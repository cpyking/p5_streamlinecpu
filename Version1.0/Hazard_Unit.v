==> flow/design.v <==
`timescale 1ns / 1ps
`default_nettype none
`timescale 1ns / 1ps
module Hazard_Unit(
	input wire clk, 
	input wire [15:0] DIBus,
	input wire [15:0] EIBus,
	input wire [15:0] MIBus,
	input wire [4:0] D_rs, D_rt,
	input wire [4:0] E_rs, E_rt, E_WRA,
	input wire E_RegWrite,
	input wire [4:0] M_rt, M_WRA,
	input wire M_RegWrite,
	input wire [4:0] W_WRA,
	input wire W_RegWrite,
	output wire stall,
	output wire PassSrcRD1_D, PassSrcRD2_D,
	output wire [1:0] PassSrcA_E, PassSrcB_E,
	output wire PassSrc_M
    );
	reg [1:0] reg_TnewM;
	wire [1:0] TnewE, TnewM, Tuse_rs, Tuse_rt;
	wire stall_rs, stall_rs_E, stall_rs_M;
	wire stall_rt, stall_rt_E, stall_rt_M;
	assign TnewE = (EIBus[2] || EIBus[7] || EIBus[11] ||
					EIBus[5] || EIBus[8]) ? 0 :
					(EIBus[0] || EIBus[1] ||
					EIBus[14] || EIBus[4] || EIBus[3] || EIBus[13] || EIBus[9]) ? 1 :
					(EIBus[6] || EIBus[10])  ? 2 : 0;
	assign TnewM = reg_TnewM;
	always @(posedge clk)	reg_TnewM = (TnewE == 0) ? 0 : (TnewE - 1);
	assign Tuse_rs = (DIBus[2] || DIBus[5] || DIBus[13]) ? 0 : 1;
	assign Tuse_rt = (DIBus[5]) ? 0 :
					 (DIBus[0] || DIBus[1]) ? 1 :
					 (DIBus[7] || DIBus[11]) ? 2 : 3;
	assign stall_rs_E = (D_rs != 0) && (TnewE > Tuse_rs) && (D_rs == E_WRA && E_RegWrite == 1);
	assign stall_rs_M = (D_rs != 0) && (TnewM > Tuse_rs) && (D_rs == M_WRA && M_RegWrite == 1);
	assign stall_rt_E = (D_rt != 0) && (TnewE > Tuse_rt) && (D_rt == E_WRA && E_RegWrite == 1);
	assign stall_rt_M = (D_rt != 0) && (TnewM > Tuse_rt) && (D_rt == M_WRA && M_RegWrite == 1);
	assign stall_rs = stall_rs_E || stall_rs_M;
	assign stall_rt = stall_rt_E || stall_rt_M;
	assign stall = stall_rs || stall_rt;
	assign PassSrcRD1_D = (D_rs != 0) && (M_RegWrite == 1) && (D_rs == M_WRA);
	assign PassSrcRD2_D = (D_rt != 0) && (M_RegWrite == 1) && (D_rt == M_WRA);
	assign PassSrcA_E = (E_rs != 0) && (M_RegWrite == 1) && (E_rs == M_WRA) ? 2'b01 :
						(E_rs != 0) && (W_RegWrite == 1) && (E_rs == W_WRA) ? 2'b10 : 2'b00;
	assign PassSrcB_E = (E_rt != 0) && (M_RegWrite == 1) && (E_rt == M_WRA) ? 2'b01 :
						(E_rt != 0) && (W_RegWrite == 1) && (E_rt == W_WRA) ? 2'b10 : 2'b00;
	assign PassSrc_M = (M_rt != 0) && (W_RegWrite == 1) && (M_rt == W_WRA) ? 1 : 0;
endmodule
# ---- Tool chain data of Hazard_Unit
# What the tools print for Hazard_Unit, step after step.
# Lines are those of the file above, counted from 1.
# Cell names lack the library's common part.
# A cell with -- has no value.
dict set report inputs {
  top {Hazard_Unit}
  clk_port {clk}
  cell_library {sky130hd}
  lib_corner {tt_025C_1v80}
}

# ---- After elaboration
# Counts by Yosys on the flattened word-level netlist (proc, flatten, opt, wreduce; memories kept). Register bits leave out memories and registers merged into their read ports (data or address); mux counts leave out enables and synchronous resets folded into registers. Print and check cells are left out. Cells with the same type and inputs are merged into one.
dict set report bits {
  reg_bits 2
  inputBits 92
  wordCells 77
}
dict set report classes {
  n_cmp 4
  n_eq 9
  n_reduce_logical 50
  mux 12
  addsub 1
}
# operator count
set ops {}
lappend ops {{5-bit equality test} 9}
lappend ops {{1-bit logical AND} 26}
lappend ops {{5-bit nonzero test} 5}
lappend ops {{1-bit logical OR} 18}
lappend ops {{2-bit 2-to-1 mux} 9}
lappend ops {{2-bit by 1-bit > comparator with 1-bit output} 2}
lappend ops {{2-bit > comparator} 2}
lappend ops {{1-bit 2-to-1 mux} 3}
lappend ops {{2-bit by 1-bit subtractor with 2-bit output with constant B} 1}
lappend ops {{2-bit logical NOT} 1}

# ---- Depth
# Longest topological path by Yosys (ltp), each cell counted once; first at word level (registers and memories cut), then after technology mapping (sequential cells cut; the memories' decode and read muxes count).
dict set report depth {
  word_depth 13
  abc_area 0
  ltp_mapped 9
}

# ---- After synthesis
# Yosys stat after the flow's synthesis: flattened, memories mapped to cells. It holds for the ABC_AREA given above (unset counts as 0); a run with the other value may have another netlist.
# Totals and module areas in this step are rounded.
dict set report synth_totals {
  synth_area_um2 890
  mapped_cells 115
  ff_cells 2
  seq_area_um2 40
}
# cell count type_area_um2
set by_type {}
lappend by_type {xnor2_1 30 262.752}
lappend by_type {xor2_1 14 122.618}
lappend by_type {ha_1 7 87.584}
lappend by_type {nand4_1 8 50.048}
lappend by_type {nor4_2 4 50.048}
lappend by_type {dfxtp_1 2 40.038}
lappend by_type {nor4_1 6 37.536}
lappend by_type {nor2_1 9 33.782}
lappend by_type {nor3_1 6 30.029}
lappend by_type {nor2_4 2 22.522}
lappend by_type {or4_4 2 22.522}
lappend by_type {a21oi_1 4 20.019}
lappend by_type {nand2_1 5 18.768}
lappend by_type {or4_1 2 15.014}
lappend by_type {or3_1 2 12.512}
lappend by_type {inv_1 3 11.261}
lappend by_type {nand3_1 2 10.01}
lappend by_type {o21ai_0 2 10.01}
# Not listed: further types 5, cells in them 5.

# ---- Timing after synthesis
# Source: OpenSTA report_checks on the synthesized netlist (no wires, ideal clock, input and output delay 20% of the period each), path of least setup slack; recovery checks are left aside. Register names are those of the netlist, which keeps one name where synthesis merged equal registers.
dict set report synth_path {
  path_kind {in2out}
  from {in EIBus[3]}
  to {out stall}
  output_delay_ps 794
  setup_slack_ps 768
  path_buffers 0
  clock_period_ps 3970
  path_stages 8
  t_required_ps 3176
  path_delay_ps 1614
  arrival_ps 2408
  launch_ps 794
  in_delay_ps 794
  synth_period_reached_ps 3202
}
# "path_delay_ps" is the arrival time less input delay plus setup time.
# A path that ends at an output port has no setup time.
# "path_stages": output pins that drive a net of the path, with the launching flip-flop's if there is one; two outputs of one cell count as two.
# "synth_period_reached_ps" is the clock period less the worst setup slack; recovery checks do not enter. This is arithmetic on one report: input and output delays are still those of the set period (20% each).
# The rows between start and end are the longest chain of elaborated cells between them; the timing report does not say that the signal goes this way. Where chains are equally long, one stands for them.
# Each line given opens the expression or statement behind the cell; cells for indexed reads and writes are added by Yosys, which also makes memories of some case tables.
dict set report synth_via {
  cell_sequence {nor4_1 nand2_1 nor3_1 ha_1 a21oi_1 o2111ai_1 or3_1 nand4_1}
  elab_chain_cells 10
}
# element line_no
set synth_lines {}
lappend synth_lines {{from (decl)} 7} ;# input wire [15:0] EIBus,
lappend synth_lines {{1-bit logical OR (3 in a row)} 27} ;# (EIBus[0] || EIBus[1] ||
lappend synth_lines {{2-bit 2-to-1 mux} 27}
lappend synth_lines {{2-bit 2-to-1 mux} 25} ;# assign TnewE = (EIBus[2] || EIBus[7] || EIBus[11] ||
lappend synth_lines {{2-bit by 1-bit > comparator with 1-bit output} 36} ;# assign stall_rs_E = (D_rs != 0) && (TnewE > Tuse_rs) && (D_rs == E_WRA && E_RegWrite == 1);
lappend synth_lines {{1-bit logical AND (2 in a row)} 36}
lappend synth_lines {{1-bit logical OR} 40} ;# assign stall_rs = stall_rs_E || stall_rs_M;
lappend synth_lines {{1-bit logical OR} 42} ;# assign stall = stall_rs || stall_rt;
lappend synth_lines {{to (decl)} 16} ;# output wire stall,

# Design Hazard_Unit on sky130hd. What follows are 2 stored runs of the flow, each under its own settings; their order means nothing. The constraints put input and output delay at 20% of the set period each and load the outputs with 0.01 pF.
run="flow run 1" settings period_ns=4.66 CORE_UTILIZATION=32 CELL_PAD_IN_SITES_DETAIL_PLACEMENT=2 TNS_END_PERCENT=100 CTS_CLUSTER_DIAMETER=139 CAP_MARGIN=25 SLEW_MARGIN=0 MIN_ROUTING_LAYER="met1" MAX_ROUTING_LAYER="met5" CORE_MARGIN=2
run="flow run 1" outcome="unfinished; error DPL-0033 in placement"
run="flow run 2" settings period_ns=3.38 CORE_UTILIZATION=64 SETUP_SLACK_MARGIN=0.63 PLACE_DENSITY=0.95 CELL_PAD_IN_SITES_GLOBAL_PLACEMENT=3 TNS_END_PERCENT=95 GPL_TIMING_DRIVEN=1 GPL_ROUTABILITY_DRIVEN=1 SLEW_MARGIN=40 MIN_ROUTING_LAYER="met1" MAX_ROUTING_LAYER="met5" CAP_MARGIN=20 CORE_MARGIN=2
run="flow run 2" outcome="unfinished; error GPL-0301 in placement"

==> flow/design.v <==
`timescale 1ns / 1ps
`default_nettype none
`timescale 1ns / 1ps
module Controller(
	input wire [31:0] instruc,
	output wire [15:0] IBus,
	output wire isBranch,
	output wire immJump,
	output wire regJump,
	output wire RegWrite,
	output wire [1:0] RegDst,
	output wire ExtOp,
	output wire [1:0] AluCtrl,
	output wire AluSrc,
	output wire MemWrite,
	output wire isByte,
	output wire [1:0] MemtoReg,
	output wire BExtOp,
	output wire PassAPC
    );
	reg addu, subu, jr, jalr,
		 ori, lui, lw, sw, lb, sb, beq, addi,
		 j, jal, nop;
	wire [5:0] OpCode = instruc[31:26];
	wire [5:0] Func   = instruc[5: 0];
	assign IBus[0] = (instruc[31:26] == 6'b000000) && (instruc[5: 0] == 6'b100001);
	assign IBus[1] = (instruc[31:26] == 6'b000000) && (instruc[5: 0] == 6'b100011);
	assign IBus[2]   = (instruc[31:26] == 6'b000000) && (instruc[5: 0] == 6'b001000);
	assign IBus[13] = (instruc[31:26] == 6'b000000) && (instruc[5: 0] == 6'b001001);
	assign IBus[14] = (instruc[31:26] == 6'b001000);
	assign IBus[4] = (instruc[31:26] == 6'b001101);
	assign IBus[3] = (instruc[31:26] == 6'b001111);
	assign IBus[6]  = (instruc[31:26] == 6'b100011);
	assign IBus[10]  = (instruc[31:26] == 6'b100000);
	assign IBus[7]  = (instruc[31:26] == 6'b101011);
	assign IBus[11]  = (instruc[31:26] == 6'b101000);
	assign IBus[5] = (instruc[31:26] == 6'b000100);
	assign IBus[9] = (instruc[31:26] == 6'b000011);
	assign IBus[8]   = (instruc[31:26] == 6'b000010);
	always @(*) begin
		addu = (OpCode == 6'b000000) && (Func == 6'b100001);
		subu = (OpCode == 6'b000000) && (Func == 6'b100011);
		jr   = (OpCode == 6'b000000) && (Func == 6'b001000);
		jalr = (OpCode == 6'b000000) && (Func == 6'b001001);
		addi = (OpCode == 6'b001000);
		ori = (OpCode == 6'b001101);
		lui = (OpCode == 6'b001111);
		lw  = (OpCode == 6'b100011);
		lb  = (OpCode == 6'b100000);
		sw  = (OpCode == 6'b101011);
		sb  = (OpCode == 6'b101000);
		beq = (OpCode == 6'b000100);
		jal = (OpCode == 6'b000011);
		j   = (OpCode == 6'b000010);		
	end
	assign isBranch = beq;
	assign immJump = jal || j;
	assign regJump = jr || jalr;
	assign RegWrite = addu || subu || ori || lui || lw || lb || jal || jalr || addi;
	assign RegDst = {jal, addu || subu || jalr};
	assign ExtOp = lw || lb || sw || sb || beq || addi; 
	assign AluCtrl = {ori || lui, subu || lui}; 
	assign AluSrc =  ori || lb || lw || sw || sb || lui || addi;
	assign MemWrite = sb || sw;
	assign isByte = lb || sb;
	assign MemtoReg = {jal || jalr, jalr || jal || addu || subu || ori || lui || addi};
	assign BExtOp = lb;
	assign PassAPC = jal || jalr;
endmodule
`timescale 1ns / 1ps
`default_nettype none
`timescale 1ns / 1ps
module EX(
	input wire clk,
	input wire [31:0] E_instruc,
	input wire [31:0] E_PC,
	input wire [31:0] E_RD1,
	input wire [31:0] E_RD2,
	input wire [4:0]  E_WRA,
	input wire [31:0] E_Ext,
	input wire [31:0] E_M_Pass,
	input wire [31:0] E_W_WRD,
	input wire [1:0] PassSrcA,
	input wire [1:0] PassSrcB,
	output reg [31:0] EM_instruc,
	output reg [31:0] EM_AluRe,
	output reg [31:0] EM_WTDM,
	output reg [4:0]  EM_WRA,
	output reg [31:0] EM_PC,
	output wire [4:0] E_rs,
	output wire [4:0] E_rt,
	output wire E_RegWrite
    );
	wire [1:0] AluCtrl;
	wire [31:0] AluResult;
	wire AluSrc;
	wire RegWrite;
	wire [31:0] A, B;
	Controller Con_E(.instruc(E_instruc),
					 .AluCtrl(AluCtrl),
					 .AluSrc(AluSrc),
					 .RegWrite(RegWrite));
	assign E_rs = E_instruc[25:21];
	assign E_rt = E_instruc[20:16];
	assign E_RegWrite = RegWrite;
	assign A = (PassSrcA == 2'b00) ? E_RD1 :
			   (PassSrcA == 2'b01) ? E_M_Pass :
			   (PassSrcA == 2'b10) ? E_W_WRD : 0;
	assign B = (AluSrc == 1) ? E_Ext :
			   (PassSrcB == 2'b00) ? E_RD2 :
			   (PassSrcB == 2'b01) ? E_M_Pass :
			   (PassSrcB == 2'b10) ? E_W_WRD : 0;
	assign AluResult = (AluCtrl == 2'b00) ? A + B :
					   (AluCtrl == 2'b01) ? A - B :
					   (AluCtrl == 2'b10) ? A | B :
					   (AluCtrl == 2'b11) ? {B[15:0], 16'b0} : 0;
	always @(posedge clk)begin
		EM_instruc <= E_instruc;
		EM_AluRe <= AluResult;
		EM_WTDM <= (PassSrcB == 2'b00) ? E_RD2 :
				   (PassSrcB == 2'b01) ? E_M_Pass :
				   (PassSrcB == 2'b10) ? E_W_WRD : 0;
		EM_WRA <= E_WRA;
		EM_PC <= E_PC;
	end
	initial begin
		EM_instruc <= 0;
		EM_AluRe <= 0;
		EM_WTDM <= 0;
		EM_WRA <= 0;
		EM_PC <= 0;
	end
endmodule
Tool chain data of EX:

The steps from the RTL of EX to its reports follow in flow order.
Line numbers count from 1 in the design file above.
Operators carry their Yosys type and port widths (W data, S select, Z words).
Library cell names are shortened.
The mark - stands for no value.

* design top: EX
* clock: clk
* standard-cell library: sky130hd
* corner: tt_025C_1v80

After elaboration:

Counts by Yosys on the flattened word-level netlist (proc, flatten, opt, wreduce; memories kept). Register bits leave out memories and registers merged into their read ports (data or address); mux counts leave out enables and synchronous resets folded into registers. Print and check cells are left out. Cells with the same type and inputs are merged into one.

* add/subtract/negate cells: 2
* multiply operators: 0
* div/mod/pow operators: 0
* magnitude comparators: 0
* equality and inequality tests: 18
* shift-type cells: 0
* muxes and demuxes: 11
* bitwise gates (word level): 1
* reductions and logical operators: 23

Operators with widths (count)
* $mux W32: 11
* $eq A6 B6 Y1 const B: 6
* $add A32 B32 Y32: 1
* $sub A32 B32 Y32: 1
* $or A32 B32 Y32: 1
* $eq A6 B4 Y1 const B: 4
* $logic_or A1 B1 Y1: 16
* $eq A2 B2 Y1 const B: 4
* $eq A2 B1 Y1 const B: 3
* $logic_not A2 Y1: 3
* $eq A6 B2 Y1 const B: 1
* $logic_not A6 Y1: 1
* $logic_and A1 B1 Y1: 3

* register bits after elaboration: 133
* bits in latches: 0
* memory bits (writable): 0
* ROM bits: 0
* word width x clocked read ports: 0
* memory cells: 0
* input bits: 234
* output and inout bits: 144
* cells after elaboration: 60

Longest topological paths:

Yosys ltp: most cells in a row. Word level: on the elaborated netlist, between registers, memories and ports. Mapped: between sequential cells and ports; inverters and the memories' decode and read muxes count.

* depth after elaboration: 12
* ABC_AREA: 0
* gate-level depth with buffers: 19
* depth with buffers taken out: 18

Mapped cells and area:

Yosys stat after the flow's synthesis: flattened, memories mapped to cells. It holds for the ABC_AREA given above (unset counts as 0); a run with the other value may have another netlist.
The area totals of this step are shown rounded.

* cell count: 1131
* cell area after synthesis: 9270 µm²
* sequential area: 2660 µm²
* flip-flop cells: 133
* buffers: 72

Cells by type
* dfxtp_1: count 133, area in all 2.66E+03 µm²
* ha_1: count 94, area in all 1.18E+03 µm²
* mux2i_1: count 100, area in all 1000.96 µm²
* o21ai_0: count 86, area in all 430.413 µm²
* a21oi_1: count 81, area in all 405.389 µm²
* nand2_1: count 106, area in all 397.882 µm²
* inv_1: count 99, area in all 371.606 µm²
* nor2_1: count 74, area in all 277.766 µm²
* o21a_1: count 28, area in all 210.202 µm²
* clkbuf_1: count 49, area in all 183.926 µm²
* a21o_1: count 18, area in all 135.13 µm²
* o31ai_1: count 16, area in all 120.115 µm²
* xnor2_1: count 13, area in all 113.859 µm²
* o22ai_1: count 16, area in all 100.096 µm²
* a221oi_1: count 10, area in all 87.584 µm²
* a31oi_1: count 14, area in all 87.584 µm²
* buf_4: count 10, area in all 75.072 µm²
* nand3_1: count 15, area in all 75.072 µm²

Not listed: further types 60, cells in them 169.
By module: a second synthesis without flattening, with its own total; a netlist apart from the flattened one above.

* cells (unflattened synthesis): 1147
* area (unflattened synthesis): 9590 µm²

Each row is one instance without its submodules.

By module
* EX: instances 1, cells 1056, area 9010 µm², seq. area 2660 µm²
* Controller: instances 1, cells 91, area 576 µm², seq. area 0.0 µm²

Path before layout:

Path of least setup slack by OpenSTA after synthesis, without wires, with an ideal clock, recovery checks aside; 20% of the period is set as input and as output delay. Where synthesis merged equal registers, the netlist keeps one of their names.

* path type: input-to-reg
* start point: input port E_instruc[27]
* end point: register EM_AluRe[31]
* clock period: 6450 ps
* external input delay: 1290 ps
* library setup time: 133 ps
* time at the first pin: 1290 ps
* arrival: 5264 ps
* data required time: 6317 ps
* slack: 1053 ps
* path delay: 4107 ps
* stages on the path: 19
* buffers on the path: 4
* synthesis period reached: 5397 ps

"path delay" = arrival - input delay + setup time.
"stages on the path": output pins that drive a net of the path, with the launching flip-flop's if there is one; two outputs of one cell count as two.
"synthesis period reached" = period - worst setup slack (recovery checks aside). The figure is calculated, with input and output delays left at 20% of the set period.
The rows between start and end are the longest chain of elaborated cells between them; the timing report does not say that the signal goes this way. Where chains are equally long, one stands for them.
A line is the first line of the expression or statement that the cell stems from. Yosys adds cells for indexed reads and writes and turns some case tables into memories.

* path through: clkbuf_1 > nor2_1 > o21ai_0 > a21o_1 > a21oi_2 > buf_2 > buf_2 > mux2i_1 > ha_1 > clkbuf_1 > or3_1 > nor3_1 > a21boi_0 > a211oi_1 > a21oi_1 > a41oi_1 > o21ai_1 > xor2_1 > o211ai_1
* cells in the longest elaborated chain: 12
* elaborated cells between the ends (all ways): 29
* those cells by class: add/sub: 2; eq/ne: 10; mux: 5; logic: 1; reduce/logical: 11

RTL lines, path after synthesis
* from (decl): line 75 `input wire [31:0] E_instruc,`
* $eq A6 B4 Y1: line 46 `ori = (OpCode == 6'b001101);`
* $logic_or A1 B1 Y1 (6 in a row): line 63 `assign AluSrc = ori || lb || lw || sw || sb || lui || addi;`
* $mux W32: line 109 `assign B = (AluSrc == 1) ? E_Ext :`
* $mux W32: line 116 `(AluCtrl == 2'b11) ? {B[15:0], 16'b0} : 0;`
* $mux W32: line 115 `(AluCtrl == 2'b10) ? A | B :`
* $mux W32: line 114 `(AluCtrl == 2'b01) ? A - B :`
* $mux W32: line 113 `assign AluResult = (AluCtrl == 2'b00) ? A + B :`
* to (assign): line 119 `EM_AluRe <= AluResult;`
* to (decl): line 86 `output reg [31:0] EM_AluRe,`

Settings of 2 stored flow runs for module EX (sky130hd), not sorted in any way. The constraints put input and output delay at 20% of the set period each and load the outputs with 0.01 pF.

### Job 1

Settings: `period_ns=4.49`, `CORE_UTILIZATION=48`, `SETUP_SLACK_MARGIN=0.33`, `PLACE_DENSITY_LB_ADDON=0.22`, `CORE_MARGIN=10`, `CELL_PAD_IN_SITES_DETAIL_PLACEMENT=2`, `GPL_ROUTABILITY_DRIVEN=0`, `CTS_CLUSTER_SIZE=42`, `MAX_ROUTING_LAYER=met4`, `CAP_MARGIN=20`, `SLEW_MARGIN=20`

Did not finish, placement stopped with a tool error.

### Job 2

Settings: `period_ns=3.61`, `CORE_UTILIZATION=47`, `SETUP_SLACK_MARGIN=-0.09`, `PLACE_DENSITY_LB_ADDON=0.29`, `CORE_MARGIN=4`, `CTS_CLUSTER_DIAMETER=137`, `SLEW_MARGIN=35`, `MIN_ROUTING_LAYER=met1`, `CAP_MARGIN=20`

Did not finish, routing stopped with GRT-0232.
